==> flow/design.v <==
`timescale 1ns/100ps
module ALU
#(
    parameter     NB_OP   =    6,   
    parameter     NB_AB   =    8    
)
(
    input            [NB_OP - 1: 0]  i_operation,  
    input    signed  [NB_AB - 1: 0]      i_Adata,  
    input    signed  [NB_AB - 1: 0]      i_Bdata,  
    output   signed  [NB_AB - 1: 0]     o_result   
);
reg signed [NB_AB - 1:0] temp_result;
always @(*) begin
    case (i_operation)
    6'b100000: temp_result =    i_Adata  +   i_Bdata ;  
    6'b100010: temp_result =    i_Adata  -   i_Bdata ;  
    6'b100100: temp_result =    i_Adata  &   i_Bdata ;  
    6'b100101: temp_result =    i_Adata  |   i_Bdata ;  
    6'b100110: temp_result =    i_Adata  ^   i_Bdata ;  
    6'b100111: temp_result =  ~(i_Adata  ^   i_Bdata);  
    6'b000011: temp_result =    i_Adata >>>  i_Bdata ;  
    6'b000010: temp_result =    i_Adata  >>  i_Bdata ;  
    default  : temp_result =           {NB_AB{1'b0}} ;  
    endcase
end
assign o_result = temp_result;
endmodule
`timescale 1ns/100ps
module topv2
#(
    parameter NB_BTN = 3,
    parameter NB_OP  = 6,
    parameter NB_AB  = 6 
)
(
    output         [NB_AB-1  : 0]  o_led,     
    input          [NB_OP-1  : 0]   i_sw,     
    input          [NB_BTN-1 : 0]  i_btn,     
    input                          clock,     
    input                        i_reset      
);
reg signed  [NB_AB-1  : 0]             a_data;   
reg signed  [NB_AB-1  : 0]             b_data;   
reg signed  [NB_OP-1  : 0]          operation;   
always @(posedge clock) begin
    if(i_reset)begin
        a_data    <=   {NB_AB{1'b0}};
        b_data    <=   {NB_AB{1'b0}};
        operation <=   {NB_OP{1'b0}}; 
    end
    else begin
        if(i_btn[0]==1'b1)begin
            a_data <= i_sw[NB_AB-1 : 0];
        end
        if(i_btn[1]==1'b1)begin
            b_data <= i_sw[NB_AB-1 : 0];
        end
        if(i_btn[2]==1'b1)begin
            operation <= i_sw;
        end        
    end
end
ALU
#(
    .NB_OP (NB_OP),   
    .NB_AB (NB_AB)    
)
   u_ALU
    (
        .i_operation(operation      ),  
        .i_Adata    (a_data         ),  
        .i_Bdata    (b_data         ),  
        .o_result   (o_led          )   
    );
endmodule
From RTL to reports: topv2
The steps from the RTL of topv2 to its reports follow in flow order.
Line numbers count from 1 in the design file above.
Library cell names are shortened.
Not given: -
- top: topv2
- clock port: clock
- standard-cell library: sky130hd
- timing corner: tt_025C_1v80

Elaborated design
Yosys after proc, flatten, opt, wreduce and memory -nomap, before mapping. Enables and synchronous resets that opt folds into registers are not counted as muxes. Memory bits, and registers merged into a memory's read port (data or address), are not among the register bits. Print and check cells are not counted. Equal cells are merged and count once.
- bits of input ports: 11
- cells after elaboration at 20
- noted bits in registers: 18
- output and inout port bits: 6
- muxes and demuxes at 1
- add/sub/neg operators at 2
- noted bitwise gates (word level): 4
- noted shifts and indexed selects: 2
- equal/unequal tests: 8
- operators by type and width (operator ; number):
    parallel mux 6 bit (select 8 bit) ; 1
    equality test 6 bit with constant B ; 6
    equality test 6 x 2 -> 1 bit with constant B ; 2
    adder 6 bit ; 1
    subtractor 6 bit ; 1
    AND 6 bit ; 1
    OR 6 bit ; 1
    bitwise XOR 6 bit ; 1
    right shift 6 x 6 -> 6 bit ; 1
    >>> shifter 6 x 6 -> 6 bit ; 1
    inverter 6 bit ; 1

Depth
Longest topological path by Yosys (ltp), each cell counted once; first at word level (registers and memories cut), then after technology mapping (sequential cells cut; the memories' decode and read muxes count).
- depth after elaboration: 3
- ABC_AREA: 0
- mapped depth at 12
- noted mapped depth without buffers: 11

Netlist
Source: synth_stat.txt of the flow (Yosys; design flattened, memories mapped). It holds for the ABC_AREA given above (unset counts as 0); a run with the other value may have another netlist.
Totals and module areas in this step are rounded.
- noted buffer cells: 17
- noted cells in the netlist: 217
- mapped flip-flops: 18
- sequential part of the area: 360 µm²
- cell area after synthesis: 1900 µm²
- cells by type (cell type ; number ; area in all (µm²)):
    dfxtp_1 ; 18 ; 360.346
    mux2i_1 ; 24 ; 240.23
    ha_1 ; 18 ; 225.216
    nor2_1 ; 30 ; 112.608
    mux2_2 ; 7 ; 78.826
    clkbuf_8 ; 5 ; 68.816
    inv_1 ; 13 ; 48.797
    mux4_2 ; 2 ; 45.043
    xnor2_1 ; 5 ; 43.792
    o21ai_0 ; 8 ; 40.038
    nor4_2 ; 3 ; 37.536
    o221ai_1 ; 4 ; 35.034
    nand2_1 ; 9 ; 33.782
    a21oi_1 ; 6 ; 30.029
    mux4_1 ; 1 ; 26.275
    o22a_1 ; 3 ; 26.275
    o31a_1 ; 3 ; 26.275
    xor2_1 ; 3 ; 26.275
Other cell types: 34; their cells: 55.
The figures by module come from a second, unflattened synthesis with its own total; it is not the netlist above.
- cell total of the unflattened synthesis: 222
- area total of the unflattened synthesis at 1900 µm²
Each row is one instance without its submodules.
- by module (module ; area (µm²) ; times used ; cells ; seq. area (µm²)):
    ALU ; 1200 ; 1 ; 163 ; 0.0
    topv2 ; 660 ; 1 ; 59 ; 360

Path before layout
Path of least setup slack by OpenSTA after synthesis, without wires, with an ideal clock, recovery checks aside; 20% of the period is set as input and as output delay. Where synthesis merged equal registers, the netlist keeps one of their names.
- path type: register to output
- start point: register operation[2]
- end point: output port o_led[5]
- noted delay of the path: 2422 ps
- stages on the path: 12
- output delay at 1364 ps
- setup slack: 3034 ps
- noted buffers on the path: 0
- clock period: 6820 ps
- noted data required time: 5456 ps
- time at the first pin at 0 ps
- arrival at 2422 ps
- synthesis period reached: 3786 ps
"delay of the path" = arrival - input delay + setup time.
A path that ends at an output port has no setup time.
"stages on the path" counts driving pins, that of a launching flip-flop among them; a cell with two outputs on the path counts twice.
"synthesis period reached" = period - worst setup slack (recovery checks aside). The figure is calculated, with input and output delays left at 20% of the set period.
Between the ends stands the longest chain of elaborated cells between them, by number of cells; it is not shown to be the way that was timed. Of several equally long chains one is given.
A line is the first line of the expression or statement that the cell stems from. Yosys adds cells for indexed reads and writes and turns some case tables into memories.
- cell sequence: dfxtp_1 -> or4b_4 -> or2_1 -> nor2_1 -> a21o_1 -> inv_1 -> ha_1 -> nor2b_1 -> o31a_1 -> o22ai_1 -> xnor2_1 -> o21ai_1
- cells in the longest elaborated chain: 2
- elaborated cells on any way between the ends: 9
- source lines of those cells: 1
- classes of those cells: eq/ne: 8; mux: 1
- RTL lines, path post-synthesis (element ; line ; source):
    start, declared ; 45 ; reg signed  [NB_OP-1  : 0]          operation;
    start, assigned ; 50 ; operation <=   {NB_OP{1'b0}};
    start, assigned ; 60 ; operation <= i_sw;
    equality test 6 x 2 -> 1 bit ; 15 ; case (i_operation)
    parallel mux 6 bit (select 8 bit) ; 15 ;
    end, declared ; 37 ; output         [NB_AB-1  : 0]  o_led,

Worst path after layout
From the final timing report of run 1: the path of least setup slack in the routed layout; clock arrival at registers is part of the times.
The report prints the path's times to 10 ps; the period is as set.
- path type: register to output
- start point: register operation[4]
- end point: output port o_led[5]
- setup slack: -940 ps
- stages on the path: 13
- noted buffers on the path: 1
- noted data required time: 1980 ps
- time at the first pin at 300 ps
- output delay at 500 ps
- arrival at 2930 ps
- clock period: 2480 ps
Between the ends stands the longest chain of elaborated cells between them, by number of cells; it is not shown to be the way that was timed. Of several equally long chains one is given.
- cell sequence: dfxtp_2 -> or4b_4 -> or2_1 -> nor2_1 -> a21o_1 -> inv_1 -> ha_1 -> nor2b_4 -> o31a_1 -> o22ai_2 -> xnor2_1 -> o21ai_1 -> buf_2
- cells in the longest elaborated chain: 2
- elaborated cells on any way between the ends: 9
- source lines of those cells: 1
- classes of those cells: eq/ne: 8; mux: 1
- RTL lines, path post-layout (element ; line ; source):
    start, declared ; 45 ; reg signed  [NB_OP-1  : 0]          operation;
    start, assigned ; 50 ; operation <=   {NB_OP{1'b0}};
    start, assigned ; 60 ; operation <= i_sw;
    equality test 6 x 2 -> 1 bit ; 15 ; case (i_operation)
    parallel mux 6 bit (select 8 bit) ; 15 ;
    end, declared ; 37 ; output         [NB_AB-1  : 0]  o_led,

Wiki page: topv2 / flow data

Measured data: module topv2, platform sky130hd, 2 stored runs of the flow under differing settings, order arbitrary. Input and output delays are each 20% of the period that was set; the output load is 0.01 pF.
"period achieved" means the clock period less the worst setup slack. The figure is calculated, with input and output delays left at 20% of the set period.
"critical path time" is the time allowed to the run's worst setup path (the clock period less input and output delay, where it has them) less its slack. Clock arrival times count: a late capture clock shortens it, a late launch clock lengthens it.
By "power consumption" is meant OpenSTA's value without simulated activity: inputs other than the clock are taken to toggle once in ten clock periods, and the tool carries that through the logic.
"critical path time" is given in steps of 10 ps.
The results are shown rounded.

Run 1

==> flow/run.sh <==
#!/bin/bash
# the make line also repeats the synthesis and layout settings of config.mk as NAME=value (left out here)
make -C /OpenROAD-flow-scripts/flow DESIGN_CONFIG=/design/flow/config.mk WORK_HOME=/design/flow/orfs CLKGATE_MAP_FILE= finish
==> flow/config.mk <==
export PLATFORM = sky130hd
export DESIGN_NAME = topv2
export DESIGN_NICKNAME = topv2
export VERILOG_FILES = /design/flow/design.v
export SDC_FILE = /design/flow/constraint.sdc
export NUM_CORES = 4
export LEC_CHECK = 0
export CAP_MARGIN = 20
export CORE_ASPECT_RATIO = 1.13
export CORE_MARGIN = 5
export CORE_UTILIZATION = 63
export CTS_CLUSTER_DIAMETER = 87
export CTS_CLUSTER_SIZE = 35
export GPL_TIMING_DRIVEN = 0
export MAX_ROUTING_LAYER = met4
export PLACE_DENSITY_LB_ADDON = 0.0
export SETUP_SLACK_MARGIN = 0.35
export SLEW_MARGIN = 25
export TNS_END_PERCENT = 35
==> flow/constraint.sdc <==
create_clock -name core_clock -period 2.48 [get_ports {clock}]
set_input_delay 0.4960 -clock core_clock [delete_from_list [all_inputs] [get_ports {clock}]]
set_output_delay 0.4960 -clock core_clock [all_outputs]
set_load 0.01 [all_outputs]

Measured in run 1:
- post-synthesis cell area: 1900 µm²
- noted the full die area: 4200 µm²
- noted the power consumption: 0.90 mW
- area of the standard cells in the finished layout at 2200 µm²
- critical path time: 2930 ps
- type of the worst setup path: register to output
- total negative slack on setup checks: -4400 ps
- period achieved at 3422 ps
- post-route utilization at 74 %
- setup slack of the worst path: -940 ps
- lowest hold slack at 530 ps

Run 2

==> flow/run.sh <==
#!/bin/bash
# the make line also repeats the synthesis and layout settings of config.mk as NAME=value (left out here)
make -C /OpenROAD-flow-scripts/flow DESIGN_CONFIG=/design/flow/config.mk WORK_HOME=/design/flow/orfs CLKGATE_MAP_FILE= finish
==> flow/config.mk <==
export PLATFORM = sky130hd
export DESIGN_NAME = topv2
export DESIGN_NICKNAME = topv2
export VERILOG_FILES = /design/flow/design.v
export SDC_FILE = /design/flow/constraint.sdc
export NUM_CORES = 4
export LEC_CHECK = 0
export CAP_MARGIN = 20
export CORE_MARGIN = 2
export CORE_UTILIZATION = 71
export CTS_CLUSTER_SIZE = 61
export GPL_TIMING_DRIVEN = 0
export MAX_ROUTING_LAYER = met4
export PLACE_DENSITY_LB_ADDON = 0.12
export SETUP_SLACK_MARGIN = 0.68
export SLEW_MARGIN = 5
==> flow/constraint.sdc <==
create_clock -name core_clock -period 2.41 [get_ports {clock}]
set_input_delay 0.4820 -clock core_clock [delete_from_list [all_inputs] [get_ports {clock}]]
set_output_delay 0.4820 -clock core_clock [all_outputs]
set_load 0.01 [all_outputs]

Measured in run 2:
- post-route utilization at 90 %
- post-synthesis cell area: 1900 µm²
- noted the power consumption: 0.99 mW
- critical path time: 2920 ps
- type of the worst setup path: register to output
- total negative slack on setup checks: -4900 ps
- period achieved at 3402 ps
- lowest hold slack at 540 ps
- noted the full die area: 3100 µm²
- setup slack of the worst path: -990 ps
- area of the standard cells in the finished layout at 2300 µm²
